==> flow/design.v <==
module ahb_lite_slave
(
  input logic clk,
  input logic n_rst,
  input logic [1:0] coefficient_num,
  input logic modwait,
  input logic [15:0] fir_out,
  input logic err,
  input logic hsel,
  input logic [3:0] haddr,
  input logic hsize,
  input logic [1:0] htrans,
  input logic hwrite,
  input logic [15:0] hwdata,
  input logic coeff_clr,  
  output logic [15:0] sample_data,
  output logic data_ready,
  output logic new_coefficient_set,
  output logic [15:0] fir_coefficient,
  output logic [15:0] hrdata,
  output logic hresp
);
  logic [15:0] next_sample_data;
  logic [15:0] f0;
  logic [15:0] next_f0;
  logic [15:0] f1;
  logic [15:0] next_f1;
  logic [15:0] f2;
  logic [15:0] next_f2;
  logic [15:0] f3;
  logic [15:0] next_f3;
  logic [7:0] new_coeff;
  logic [7:0] next_new_coeff;
  assign new_coefficient_set = new_coeff[0];
  logic [15:0] status;
  assign status = {7'b0, err, 7'b0, modwait || new_coefficient_set};
  logic [3:0] wait_addr;
  logic wait_hwrite;
  logic wait_hsel;
  logic [1:0] wait_htrans;
  logic wait_hsize;
  logic next_data_ready;
  always_comb begin
    hresp = 0;
    if(haddr == 4'hf)
      hresp = 1;
    else if(hwrite && (haddr == 4'h0 || haddr == 4'h1 || haddr == 4'h2 || haddr == 4'h3))
      hresp = 1;
  end
  always_comb begin
    next_sample_data = sample_data;
    next_f0 = f0;
    next_f1 = f1;
    next_f2 = f2;
    next_f3 = f3;
    next_new_coeff = new_coeff;
    next_data_ready = data_ready;
    if(wait_hsize == 0 && wait_hwrite && wait_hsel && wait_htrans == 2'd2) begin
      case(wait_addr)
        4'h4: next_sample_data = {sample_data[15:8] ,hwdata[7:0]};
        4'h5: next_sample_data = {hwdata[7:0], sample_data[7:0]};
        4'h6: next_f0 = {f0[15:8], hwdata[7:0]};
        4'h7: next_f0 = {hwdata[7:0], f0[7:0]};
        4'h8: next_f1 = {f1[15:8], hwdata[7:0]};
        4'h9: next_f1 = {hwdata[7:0], f1[7:0]};
        4'ha: next_f2 = {f2[15:8], hwdata[7:0]};
        4'hb: next_f2 = {hwdata[7:0], f2[7:0]};
        4'hc: next_f3 = {f3[15:8], hwdata[7:0]};
        4'hd: next_f3 = {hwdata[7:0], f3[7:0]};
        4'he: next_new_coeff = hwdata[7:0];
      endcase
    end
    else if(wait_hsize == 1 && wait_hwrite && wait_hsel && wait_htrans == 2'd2) begin
      case(wait_addr)
        4'h4: next_sample_data = hwdata;
        4'h5: next_sample_data = hwdata;
        4'h6: next_f0 = hwdata;
        4'h7: next_f0 = hwdata;
        4'h8: next_f1 = hwdata;
        4'h9: next_f1 = hwdata;
        4'ha: next_f2 = hwdata;
        4'hb: next_f2 = hwdata;
        4'hc: next_f3 = hwdata;
        4'hd: next_f3 = hwdata;
        4'he: next_new_coeff = hwdata[7:0];
      endcase
    end
   if(modwait) begin
     next_data_ready = 0;
   end
   else if(wait_hwrite && wait_hsel && wait_htrans == 2'd2 && (wait_addr == 4'h4 || wait_addr == 4'h5)) begin
     next_data_ready = 1;
   end
    if(coeff_clr) begin
      next_new_coeff = '0;
    end
    case(coefficient_num)
      2'd0: fir_coefficient = f0;
      2'd1: fir_coefficient = f1;
      2'd2: fir_coefficient = f2;
      2'd3: fir_coefficient = f3;
      default: fir_coefficient = '0;
    endcase
  end
  always_comb begin
    if(wait_hsize == 0 && !wait_hwrite && wait_hsel && wait_htrans == 2'd2) begin
      case(wait_addr)
        4'h0: hrdata = {8'b0, status[7:0]};
        4'h1: hrdata = {8'b0, status[15:8]};
        4'h2: hrdata = {8'b0, fir_out[7:0]};
        4'h3: hrdata = {8'b0, fir_out[15:8]};
        4'h4: hrdata = {8'b0, sample_data[7:0]};
        4'h5: hrdata = {8'b0, sample_data[15:8]};
        4'h6: hrdata = {8'b0, f0[7:0]};
        4'h7: hrdata = {8'b0, f0[15:8]};
        4'h8: hrdata = {8'b0, f1[7:0]};
        4'h9: hrdata = {8'b0, f1[15:8]};
        4'ha: hrdata = {8'b0, f2[7:0]};
        4'hb: hrdata = {8'b0, f2[15:8]};
        4'hc: hrdata = {8'b0, f3[7:0]};
        4'hd: hrdata = {8'b0, f3[15:8]};
        4'he: hrdata = new_coeff;
        default: hrdata = '0;
      endcase
    end
    else if(wait_hsize == 1 && !wait_hwrite && wait_hsel && wait_htrans == 2'd2) begin
      case(wait_addr)
        4'h0: hrdata = status;
        4'h1: hrdata = status;
        4'h2: hrdata = fir_out;
        4'h3: hrdata = fir_out;
        4'h4: hrdata = sample_data;
        4'h5: hrdata = sample_data;
        4'h6: hrdata = f0;
        4'h7: hrdata = f0;
        4'h8: hrdata = f1;
        4'h9: hrdata = f1;
        4'ha: hrdata = f2;
        4'hb: hrdata = f2;
        4'hc: hrdata = f3;
        4'hd: hrdata = f3;
        4'he: hrdata = {8'b0, new_coeff};
        default: hrdata = '0;
      endcase
    end
    else begin
      hrdata = '0;
    end
  end
  always_ff @ (posedge clk, negedge n_rst) begin
    if(n_rst == 0) begin
      wait_addr <= '0;
    end
    else begin
      wait_addr <= haddr;
    end
  end
  always_ff @ (posedge clk, negedge n_rst) begin
    if(n_rst == 0) begin
      wait_hwrite <= '0;
      wait_hsel <= '0;
      wait_htrans <= '0;
      wait_hsize <= '0;
    end
    else begin
      wait_hwrite <= hwrite;
      wait_hsel <= hsel;
      wait_htrans <= htrans;
      wait_hsize <= hsize;
    end
  end
  always_ff @ (posedge clk, negedge n_rst) begin
    if(n_rst == 0) begin
      sample_data <= '0;
    end
    else begin
      sample_data <= next_sample_data;
    end
  end
  always_ff @ (posedge clk, negedge n_rst) begin
    if(n_rst == 0) begin
      f0 <= '0;
    end
    else begin
      f0 <= next_f0;
    end
  end
  always_ff @ (posedge clk, negedge n_rst) begin
    if(n_rst == 0) begin
      f1 <= '0;
    end
    else begin
      f1 <= next_f1;
    end
  end
  always_ff @ (posedge clk, negedge n_rst) begin
    if(n_rst == 0) begin
      f2 <= '0;
    end
    else begin
      f2 <= next_f2;
    end
  end
  always_ff @ (posedge clk, negedge n_rst) begin
    if(n_rst == 0) begin
      f3 <= '0;
    end
    else begin
      f3 <= next_f3;
    end
  end
  always_ff @ (posedge clk, negedge n_rst) begin
    if(n_rst == 0) begin
      new_coeff <= '0;
    end
    else begin
      new_coeff <= next_new_coeff;
    end
  end
  always_ff @ (posedge clk, negedge n_rst) begin
    if(n_rst == 0) begin
      data_ready <= '0;
    end
    else begin
      data_ready <= next_data_ready;
    end
  end
endmodule
**Step by step through the tools: ahb_lite_slave**

What the tools print for ahb_lite_slave, step after step.
Lines are those of the file above, counted from 1.
Operators: Yosys type, input widths -> output width; for muxes data width and select width s.
Library cell names are shortened.
The mark n/a stands for no value.

- Top module: ahb_lite_slave
- Clock port: clk
- Library: sky130hd
- Corner: tt_025C_1v80

**Word level**

Source: Yosys, flattened and elaborated, memories not mapped. Widths are those after wreduce. Registers that Yosys merges into a memory's read port (data or address) are not register bits. Print and check cells do not count. Equal cells are merged and count once.

- Cells after elaboration: 143
- Register bits after elaboration: 98
- Input port bits: 48
- Output and inout port bits: 51

- Equality and inequality tests: 42
- Reduce/logical cells: 50
- Multiplexer cells: 33
- Bitwise logic cells: 1

Operators by type and width:

| kind | count |
|---|---|
| $mux 16 | 17 |
| $pmux 16 s2 | 5 |
| $pmux 16 s8 | 1 |
| $pmux 8 s15 | 1 |
| $pmux 16 s4 | 1 |
| $reduce_and 4->1 | 10 |
| $eq 4x4->1 const B | 8 |
| $mux 8 | 4 |
| $ne 2x1->1 const B | 10 |
| $ne 2x2->1 const B | 10 |
| $logic_and 1x1->1 | 16 |
| $eq 4x2->1 const B | 4 |
| $eq 4x3->1 const B | 4 |
| $reduce_bool 2->1 | 7 |
| $reduce_or 2->1 | 7 |
| $eq 4x1->1 const B | 2 |
| $logic_not 4->1 | 2 |
| $eq 2x2->1 const B | 3 |
| $logic_or 1x1->1 | 5 |
| $mux 1 | 4 |
| $reduce_bool 3->1 | 1 |
| $eq 2x1->1 const B | 1 |
| $logic_not 2->1 | 1 |
| $not 1->1 | 1 |
| $logic_not 1->1 | 1 |

**Depth**

Longest topological path by Yosys (ltp), each cell counted once; first at word level (registers and memories cut), then after technology mapping (sequential cells cut; the memories' decode and read muxes count).

- Word-level depth: 7
- ABC_AREA: 0
- Gate-level depth with buffers: 8
- Gate-level depth less buffers: 5

**Synthesis result**

Yosys stat after the flow's synthesis: flattened, memories mapped to cells. It holds for the ABC_AREA given above (unset counts as 0); a run with the other value may have another netlist.
The area totals of this step are shown rounded.

- Buffers: 53
- Flip-flop cells: 98
- Cell area after synthesis: 6330 sq um
- Cell count: 626
- Sequential area: 2450 sq um

Cells by type:

| cell type | count | total area (sq um) |
|---|---|---|
| dfrtp_1 | 98 | 2.45E+03 |
| mux2_2 | 38 | 427.91 |
| mux4_2 | 17 | 382.867 |
| a21oi_1 | 66 | 330.317 |
| a221oi_1 | 23 | 201.443 |
| a22o_1 | 19 | 166.41 |
| nand2_1 | 42 | 157.651 |
| nor2_1 | 41 | 153.898 |
| a22oi_1 | 20 | 150.144 |
| mux2i_1 | 15 | 150.144 |
| nor2b_1 | 23 | 143.888 |
| o21ai_0 | 25 | 125.12 |
| mux2_4 | 8 | 120.115 |
| buf_2 | 23 | 115.11 |
| nor3_4 | 7 | 113.859 |
| a221o_1 | 10 | 100.096 |
| o22ai_1 | 13 | 81.328 |
| clkbuf_1 | 19 | 71.318 |

Not listed: further types 46, cells in them 119.

**Timing after synthesis**

OpenSTA on the mapped netlist: ideal clock, no wires. The path of least setup slack (recovery checks aside). Input and output delay are each 20% of the period. Register names are those of the netlist, which keeps one name where synthesis merged equal registers.

- Path kind: reg2out
- Start point: register wait_addr[2]
- End point: output hrdata[2]
- Period: 2540 ps
- Stages on the path: 8
- Buffers on the path: 2
- Launch time at the first pin: 0 ps
- Arrival time: 1623 ps
- Required time: 2032 ps
- External output delay: 508 ps
- Slack: 409 ps
- Delay of the path: 1623 ps
- Period reached after synthesis: 2131 ps

"delay of the path" is the arrival time less input delay plus setup time.
At an output port there is no setup time.
"stages on the path" counts driving pins, that of a launching flip-flop among them; a cell with two outputs on the path counts twice.
"period reached after synthesis" = period - worst setup slack (recovery checks aside). The figure is calculated, with input and output delays left at 20% of the set period.
The rows between start and end are the longest chain of elaborated cells between them; the timing report does not say that the signal goes this way. Where chains are equally long, one stands for them.
Each line given opens the expression or statement behind the cell; cells for indexed reads and writes are added by Yosys, which also makes memories of some case tables.

- Path through: dfrtp_1 buf_6 nor2b_4 buf_6 a22o_1 a221o_1 a221oi_2 o22ai_1
- Length of the longest elaborated chain: 5
- Elaborated cells between the ends (all ways): 26
- Those cells by class: 14 x eq/ne; 4 x mux; 8 x reduce/logical

RTL lines, path post-synthesis:

| element | RTL line | RTL |
|---|---|---|
| start, declared | 37 | `logic [3:0] wait_addr;` |
| start, assigned | 152 | `wait_addr <= '0;` |
| start, assigned | 155 | `wait_addr <= haddr;` |
| $eq 4x4->1 | 127 | `case(wait_addr)` |
| $reduce_or 2->1 | n/a |  |
| $pmux 16 s8 | 127 |  |
| $mux 16 | 126 | `else if(wait_hsize == 1 && !wait_hwrite && wait_hsel && wait_htrans == 2'd2) begin` |
| $mux 16 | 106 | `if(wait_hsize == 0 && !wait_hwrite && wait_hsel && wait_htrans == 2'd2) begin` |
| end, declared | 20 | `output logic [15:0] hrdata,` |

**Worst path after layout**

From the final timing report of run 2: the path of least setup slack in the routed layout; clock arrival at registers is part of the times.
The path's times are printed in steps of 10 ps; the period is the one set.

- Path kind: reg2out
- Start point: register wait_addr[1]
- End point: output hrdata[3]
- Period: 1300 ps
- Launch time at the first pin: 360 ps
- Required time: 1040 ps
- Arrival time: 2300 ps
- Slack: -1260 ps
- Buffers on the path: 3
- External output delay: 260 ps
- Stages on the path: 9

The rows between start and end are the longest chain of elaborated cells between them; the timing report does not say that the signal goes this way. Where chains are equally long, one stands for them.

- Path through: dfrtp_2 buf_6 nor2b_4 buf_12 a22o_1 a222oi_1 a21oi_1 a221o_1 buf_2
- Length of the longest elaborated chain: 5
- Elaborated cells between the ends (all ways): 26
- Those cells by class: 14 x eq/ne; 4 x mux; 8 x reduce/logical

RTL lines, path post-layout:

| element | RTL line | RTL |
|---|---|---|
| start, declared | 37 | `logic [3:0] wait_addr;` |
| start, assigned | 152 | `wait_addr <= '0;` |
| start, assigned | 155 | `wait_addr <= haddr;` |
| $eq 4x4->1 | 127 | `case(wait_addr)` |
| $reduce_or 2->1 | n/a |  |
| $pmux 16 s8 | 127 |  |
| $mux 16 | 126 | `else if(wait_hsize == 1 && !wait_hwrite && wait_hsel && wait_htrans == 2'd2) begin` |
| $mux 16 | 106 | `if(wait_hsize == 0 && !wait_hwrite && wait_hsel && wait_htrans == 2'd2) begin` |
| end, declared | 20 | `output logic [15:0] hrdata,` |

--- measured runs ---
Stored flow runs of ahb_lite_slave (2 of them; Yosys, OpenROAD, sky130hd). They differ in their settings and are not a sequence. Constraints: input delay and output delay 20% of the set period each, output load 0.01 pF.
"reached clock period" = clock period - worst setup slack. The figure is calculated, with input and output delays left at 20% of the set period.
By "allowed time less slack (worst setup path)" is meant the share of the clock period that the worst setup path is allowed (20% is reserved at inputs, 20% at outputs), minus its slack. Clock arrival times at its registers enter into it.
By "power consumption" is meant OpenSTA's value without simulated activity: inputs other than the clock are taken to toggle once in ten clock periods, and the tool carries that through the logic.
"allowed time less slack (worst setup path)" is known to 10 ps.
Measured values are rounded.

### Run 1

==> flow/run.sh <==
#!/bin/bash
# the make line also repeats the synthesis and layout settings of config.mk as NAME=value (left out here)
make -C /OpenROAD-flow-scripts/flow DESIGN_CONFIG=/design/flow/config.mk WORK_HOME=/design/flow/orfs CLKGATE_MAP_FILE= finish
==> flow/config.mk <==
export PLATFORM = sky130hd
export DESIGN_NAME = ahb_lite_slave
export DESIGN_NICKNAME = ahb_lite_slave
export VERILOG_FILES = /design/flow/design.v
export SDC_FILE = /design/flow/constraint.sdc
export NUM_CORES = 4
export LEC_CHECK = 0
export CAP_MARGIN = 35
export CELL_PAD_IN_SITES_GLOBAL_PLACEMENT = 0
export CORE_MARGIN = 2
export CORE_UTILIZATION = 63
export MIN_ROUTING_LAYER = met1
export SETUP_SLACK_MARGIN = 0.44
export SLEW_MARGIN = 20
==> flow/constraint.sdc <==
create_clock -name core_clock -period 2.23 [get_ports {clk}]
set_input_delay 0.4460 -clock core_clock [delete_from_list [all_inputs] [get_ports {clk}]]
set_output_delay 0.4460 -clock core_clock [all_outputs]
set_load 0.01 [all_outputs]

Outcome of run 1: did not finish, clock tree synthesis stopped with DPL-0038

### Run 2

==> flow/run.sh <==
#!/bin/bash
# the make line also repeats the synthesis and layout settings of config.mk as NAME=value (left out here)
make -C /OpenROAD-flow-scripts/flow DESIGN_CONFIG=/design/flow/config.mk WORK_HOME=/design/flow/orfs CLKGATE_MAP_FILE= finish
==> flow/config.mk <==
export PLATFORM = sky130hd
export DESIGN_NAME = ahb_lite_slave
export DESIGN_NICKNAME = ahb_lite_slave
export VERILOG_FILES = /design/flow/design.v
export SDC_FILE = /design/flow/constraint.sdc
export NUM_CORES = 4
export LEC_CHECK = 0
export CAP_MARGIN = 40
export CORE_ASPECT_RATIO = 1.3
export CORE_MARGIN = 2
export CORE_UTILIZATION = 23
export CTS_CLUSTER_DIAMETER = 95
export GPL_ROUTABILITY_DRIVEN = 1
export HOLD_SLACK_MARGIN = 0.1
export PLACE_DENSITY_LB_ADDON = 0.18
export SLEW_MARGIN = 20
export TNS_END_PERCENT = 55
==> flow/constraint.sdc <==
create_clock -name core_clock -period 1.3 [get_ports {clk}]
set_input_delay 0.2600 -clock core_clock [delete_from_list [all_inputs] [get_ports {clk}]]
set_output_delay 0.2600 -clock core_clock [all_outputs]
set_load 0.01 [all_outputs]

Results of run 2:
- Allowed time less slack (worst setup path): 2300 ps
- Kind of the worst setup path: reg2out
- Die footprint: 28900 sq um
- Worst hold slack in the final report: 140 ps
- Utilization after routing: 43.0%
- Reached clock period: 2559 ps
- Total negative setup slack: -75200 ps
- Mapped cell area after synthesis: 6330 sq um
- Power consumption: 10700 uW
- Setup slack of the worst path: -1260 ps
- Standard-cell area after layout: 11700 sq um
--- end ---
