==> flow/design.v <==
module apb_slave
(
    input logic clk,
    input logic n_rst,
    input logic [7:0] rx_data,
    input logic data_ready,
    input logic overrun_error,
    input logic framing_error,
    input logic psel,
    input logic [2:0] paddr,
    input logic penable,
    input logic pwrite,
    input logic [7:0] pwdata,
    output logic [7:0] prdata,
    output logic pslverr,
    output logic data_read,
    output logic [3:0] data_size,
    output logic [13:0] bit_period
);
    logic [2:0] read_sel;
    logic [2:0] write_sel;
    logic [7:0] bit_period_0;
    logic [7:0] next_bit_period_0;
    logic [7:0] bit_period_1;
    logic [7:0] next_bit_period_1;
    logic [7:0] data_size_reg;
    logic [7:0] next_data_size_reg;
    logic [7:0] next_prdata;
    logic [7:0] error_value;
    logic [7:0]out_rx_data;
    logic next_data_read;
    assign bit_period = {bit_period_1[5:0], bit_period_0};
    assign data_size = data_size_reg[3:0];
    always_comb begin
        error_value = 8'd0;
        if(framing_error)
            error_value = 8'd1;
        else if(overrun_error)
            error_value = 8'd2; 
    end
    always_comb begin
        next_prdata = prdata;
        next_data_read = 0;
        case(read_sel)
            3'd0: next_prdata = {7'd0, data_ready};
            3'd1: next_prdata = error_value;
            3'd2: next_prdata = bit_period_0;
            3'd3: next_prdata = bit_period_1;
            3'd4: next_prdata = data_size_reg;
            3'd6: begin
                next_prdata = out_rx_data;
                next_data_read = 1;
            end 
            3'd7: next_prdata = prdata;
            default: next_prdata = '0;
        endcase
    end
    always_comb begin
        next_bit_period_0 = bit_period_0;
        next_bit_period_1 = bit_period_1;
        next_data_size_reg = data_size_reg;
        case(write_sel)
            3'b001: next_bit_period_0 = pwdata;
            3'b010: next_bit_period_1 = pwdata;
            3'b100: next_data_size_reg = pwdata[3:0];
        endcase
    end
    always_comb begin
        write_sel = '0;
        read_sel = 3'd7;
        pslverr = 0;
        if(psel && !pwrite)
            read_sel = paddr;
        else if(psel && penable && pwrite) begin
            case(paddr)
                3'd2: write_sel = 3'b001;  
                3'd3: write_sel = 3'b010;  
                3'd4: write_sel = 3'b100;  
            endcase
        end
        if(pwrite && !(paddr == 3'd2 || paddr == 3'd3 || paddr == 3'd4))
            pslverr = 1;
        if(!pwrite && !(paddr == 3'd0 || paddr == 3'd1 || paddr == 3'd2 || paddr == 3'd3 || paddr == 3'd4 || paddr == 3'd6))
            pslverr = 1;
    end
    always_ff @ (posedge clk, negedge n_rst) begin
        if(n_rst == 0)
            out_rx_data <= '0;
        else
            out_rx_data <= rx_data;
    end
    always_ff @ (posedge clk, negedge n_rst) begin
        if(n_rst == 0)
            data_read <= '0;
        else
            data_read <= next_data_read;
    end
    always_ff @ (posedge clk, negedge n_rst) begin
        if(n_rst == 0)
            prdata <= '0;
        else
            prdata <= next_prdata;
    end
    always_ff @ (posedge clk, negedge n_rst) begin
        if(n_rst == 0)
            bit_period_0 <= '0;
        else
            bit_period_0 <= next_bit_period_0;
    end
    always_ff @ (posedge clk, negedge n_rst) begin
        if(n_rst == 0)
            bit_period_1 <= '0;
        else
            bit_period_1 <= next_bit_period_1;
    end
    always_ff @ (posedge clk, negedge n_rst) begin
        if(n_rst == 0)
            data_size_reg <= '0;
        else
            data_size_reg <= next_data_size_reg;
    end
endmodule
---- Tool chain data of apb_slave ----
Tool output for the design above, in the order of the flow.
Line numbers count from 1 in the design file above.
Cell names lack the library's common part.
The mark -- stands for no value.
inputs
  top ..................................... apb_slave
  clock ................................... clk
  library ................................. sky130hd
  library corner .......................... tt_025C_1v80

---- Word level ----
Source: Yosys, flattened and elaborated, memories not mapped. Widths are those after wreduce. Registers that Yosys merges into a memory's read port (data or address) are not register bits. Print and check cells do not count. Equal cells are merged and count once.
word-level totals
  bits in registers ....................... 37
  input bits .............................. 27
operators by class
  eq/ne operators ......................... 14
  muxes and demuxes ....................... 10
  reduce/logical cells .................... 17
operators with widths
  operator                                              count
  parallel mux 8 bit (select 7 bit)                     1
  equality test 3 bit (second input constant)           6
  equality test 3 x 2 -> 1 bit (second input constant)  5
  equality test 3 x 1 -> 1 bit (second input constant)  3
  parallel mux 3 bit (select 3 bit)                     1
  2-to-1 mux 3 bit                                      3
  logical OR 1 bit                                      7
  logical NOT 3 bit                                     2
  logical AND 1 bit                                     5
  2-to-1 mux 2 bit                                      2
  logical NOT 1 bit                                     3
  2-to-1 mux 1 bit                                      3

---- Depth ----
Yosys ltp: most cells in a row. Word level: on the elaborated netlist, between registers, memories and ports. Mapped: between sequential cells and ports; inverters and the memories' decode and read muxes count.
depth
  word-level depth ........................ 9
  ABC_AREA ................................ 1
  mapped depth ............................ 8
  gate-level depth less buffers ........... 8

---- Mapped cells and area ----
The flow's flattened synthesis, as Yosys stat reports it; memories are mapped. The netlist is that of the ABC_AREA named above (0 if unset); the other value can give another one.
Totals and module areas in this step are rounded.
cells by type
  cell      count  total area (um^2)
  dfrtp_1   37     925.888
  nand2_1   68     255.245
  inv_1     19     71.318
  o21ai_2   8      70.067
  buf_4     6      45.043
  nand3_1   9      45.043
  o21ai_1   9      45.043
  nor2_1    10     37.536
  nand4_1   4      25.024
  nor2_2    4      25.024
  buf_6     2      22.522
  nor2_4    2      22.522
  o21ai_0   4      20.019
  nand4_2   1      12.512
  nor3_1    2      10.01
  nand3b_1  1      7.507
  o31ai_1   1      7.507
  and3_1    1      6.256
  nand2_2   1      6.256
mapped netlist
  mapped cells ............................ 189
  mapped area ............................. 1700 um^2
  area of sequential cells ................ 930 um^2
  flip-flops .............................. 37
  buffers ................................. 8

---- Timing after synthesis ----
OpenSTA on the mapped netlist: ideal clock, no wires. The path of least setup slack (recovery checks aside). Input and output delay are each 20% of the period. Register names are those of the netlist, which keeps one name where synthesis merged equal registers.
path after synthesis
  path type ............................... input-to-output
  start point ............................. in paddr[2]
  end point ............................... out pslverr
  clock period ............................ 2.16 ns
  input delay ............................. 0.432 ns
  output delay ............................ 0.432 ns
  launch time at the first pin ............ 0.432 ns
  arrival time ............................ 1.062 ns
  path slack .............................. 0.666 ns
  path delay .............................. 0.630 ns
  driving pins on the path ................ 4
  buffers on the path ..................... 0
  synthesis period reached ................ 1.494 ns
"path delay" is the arrival time less input delay plus setup time.
At an output port there is no setup time.
"driving pins on the path" counts driving pins, that of a launching flip-flop among them; a cell with two outputs on the path counts twice.
"synthesis period reached" is the clock period less the worst setup slack; recovery checks do not enter. This is arithmetic on one report: input and output delays are still those of the set period (20% each).
The rows between start and end are the longest chain of elaborated cells between them; the timing report does not say that the signal goes this way. Where chains are equally long, one stands for them.
A line is the first line of the expression or statement that the cell stems from. Yosys adds cells for indexed reads and writes and turns some case tables into memories.
between the ends, after synthesis
  cells stage by stage .................... inv_1 nand2_1 inv_1 o31ai_1
  cells in the longest elaborated chain ... 9
  elaborated cells on any way between the ends .. 19
  classes of those cells .................. 5 x eq/ne; 2 x mux; 12 x reduce/logical
ends and longest elaborated chain, after synthesis
  element              line  source
  start: declaration   10    input logic [2:0] paddr,
  logical NOT 3 bit    83    if(!pwrite && !(paddr == 3'd0 || paddr == 3'd1 || paddr == 3'd2 || paddr == 3'd3 || paddr == 3'd4 || paddr == ...
  logical OR 1 bit x5  83
  logical NOT 1 bit    83
  logical AND 1 bit    83
  2-to-1 mux 1 bit     83
  end: declaration     15    output logic pslverr,

---- Timing after layout ----
From the final timing report of flow run 1: the path of least setup slack in the routed layout; clock arrival at registers is part of the times.
path after layout
  path type ............................... input-to-output
  start point ............................. in paddr[2]
  end point ............................... out pslverr
  clock period ............................ 1.39 ns
  input delay ............................. 0.28 ns
  output delay ............................ 0.28 ns
  launch time at the first pin ............ 0.28 ns
  arrival time ............................ 0.85 ns
  path slack .............................. 0.26 ns
  driving pins on the path ................ 6
  buffers on the path ..................... 2
The rows between start and end are the longest chain of elaborated cells between them; the timing report does not say that the signal goes this way. Where chains are equally long, one stands for them.
between the ends, after layout
  cells stage by stage .................... buf_8 inv_6 nand2_4 inv_2 o31ai_2 buf_2
  cells in the longest elaborated chain ... 9
  elaborated cells on any way between the ends .. 19
  classes of those cells .................. 5 x eq/ne; 2 x mux; 12 x reduce/logical
ends and longest elaborated chain, after layout
  element              line  source
  start: declaration   10    input logic [2:0] paddr,
  logical NOT 3 bit    83    if(!pwrite && !(paddr == 3'd0 || paddr == 3'd1 || paddr == 3'd2 || paddr == 3'd3 || paddr == 3'd4 || paddr == ...
  logical OR 1 bit x5  83
  logical NOT 1 bit    83
  logical AND 1 bit    83
  2-to-1 mux 1 bit     83
  end: declaration     15    output logic pslverr,

Lab notebook: apb_slave

Record of 2 stored runs of the RTL-to-layout flow on apb_slave, platform sky130hd. The runs are unordered. Constraints: input delay and output delay 20% of the set period each, output load 0.01 pF.
"worst path time" means the part of the period allowed to the worst setup path (the constraints hold back 20% at inputs and 20% at outputs) less its slack; where the path has registers, the arrival times of their clocks count too.
By "total power after layout" is meant OpenSTA's value without simulated activity: inputs other than the clock are taken to toggle once in ten clock periods, and the tool carries that through the logic.
Measured values are rounded.

======== flow run 1 ========
==> flow/run.sh <==
#!/bin/bash
# the make line also repeats the synthesis and layout settings of config.mk as NAME=value (left out here)
make -C /OpenROAD-flow-scripts/flow DESIGN_CONFIG=/design/flow/config.mk WORK_HOME=/design/flow/orfs CLKGATE_MAP_FILE= finish
==> flow/config.mk <==
export PLATFORM = sky130hd
export DESIGN_NAME = apb_slave
export DESIGN_NICKNAME = apb_slave
export VERILOG_FILES = /design/flow/design.v
export SDC_FILE = /design/flow/constraint.sdc
export NUM_CORES = 4
export LEC_CHECK = 0
export ABC_AREA = 1
export CAP_MARGIN = 20
export CORE_ASPECT_RATIO = 1.62
export CORE_MARGIN = 2
export CORE_UTILIZATION = 25
export CTS_CLUSTER_SIZE = 85
export GPL_ROUTABILITY_DRIVEN = 1
export HOLD_SLACK_MARGIN = 0.02
export MIN_ROUTING_LAYER = met1
export PLACE_DENSITY_LB_ADDON = 0.04
export SETUP_SLACK_MARGIN = 0.3
export SLEW_MARGIN = 20
==> flow/constraint.sdc <==
create_clock -name core_clock -period 1.39 [get_ports {clk}]
set_input_delay 0.2780 -clock core_clock [delete_from_list [all_inputs] [get_ports {clk}]]
set_output_delay 0.2780 -clock core_clock [all_outputs]
set_load 0.01 [all_outputs]

-------- measured, flow run 1 --------
  netlist area reported by Yosys .......... 1700 um^2
  die footprint ........................... 7300 um^2
  utilization of the finished layout ...... 0.44
  worst setup slack after layout .......... 0.26 ns
  summed negative setup slack ............. 0.000 ns
  total power after layout ................ 3.0 mW
  worst path time ......................... 0.57 ns
  critical path type ...................... input-to-output

======== flow run 2 ========
==> flow/run.sh <==
#!/bin/bash
# the make line also repeats the synthesis and layout settings of config.mk as NAME=value (left out here)
make -C /OpenROAD-flow-scripts/flow DESIGN_CONFIG=/design/flow/config.mk WORK_HOME=/design/flow/orfs CLKGATE_MAP_FILE= finish
==> flow/config.mk <==
export PLATFORM = sky130hd
export DESIGN_NAME = apb_slave
export DESIGN_NICKNAME = apb_slave
export VERILOG_FILES = /design/flow/design.v
export SDC_FILE = /design/flow/constraint.sdc
export NUM_CORES = 4
export LEC_CHECK = 0
export CAP_MARGIN = 20
export CELL_PAD_IN_SITES_GLOBAL_PLACEMENT = 0
export CORE_MARGIN = 10
export CORE_UTILIZATION = 36
export CTS_CLUSTER_SIZE = 88
export MIN_ROUTING_LAYER = met1
export PLACE_DENSITY_LB_ADDON = 0.06
export SETUP_SLACK_MARGIN = 0.53
export SLEW_MARGIN = 30
==> flow/constraint.sdc <==
create_clock -name core_clock -period 2.67 [get_ports {clk}]
set_input_delay 0.5340 -clock core_clock [delete_from_list [all_inputs] [get_ports {clk}]]
set_output_delay 0.5340 -clock core_clock [all_outputs]
set_load 0.01 [all_outputs]

-------- measured, flow run 2 --------
  netlist area reported by Yosys .......... 1700 um^2
  die footprint ........................... 8000 um^2
  utilization of the finished layout ...... 0.52
  worst setup slack after layout .......... 0.59 ns
  summed negative setup slack ............. 0.000 ns
  total power after layout ................ 1.6 mW
  worst path time ......................... 1.01 ns
  critical path type ...................... input-to-output
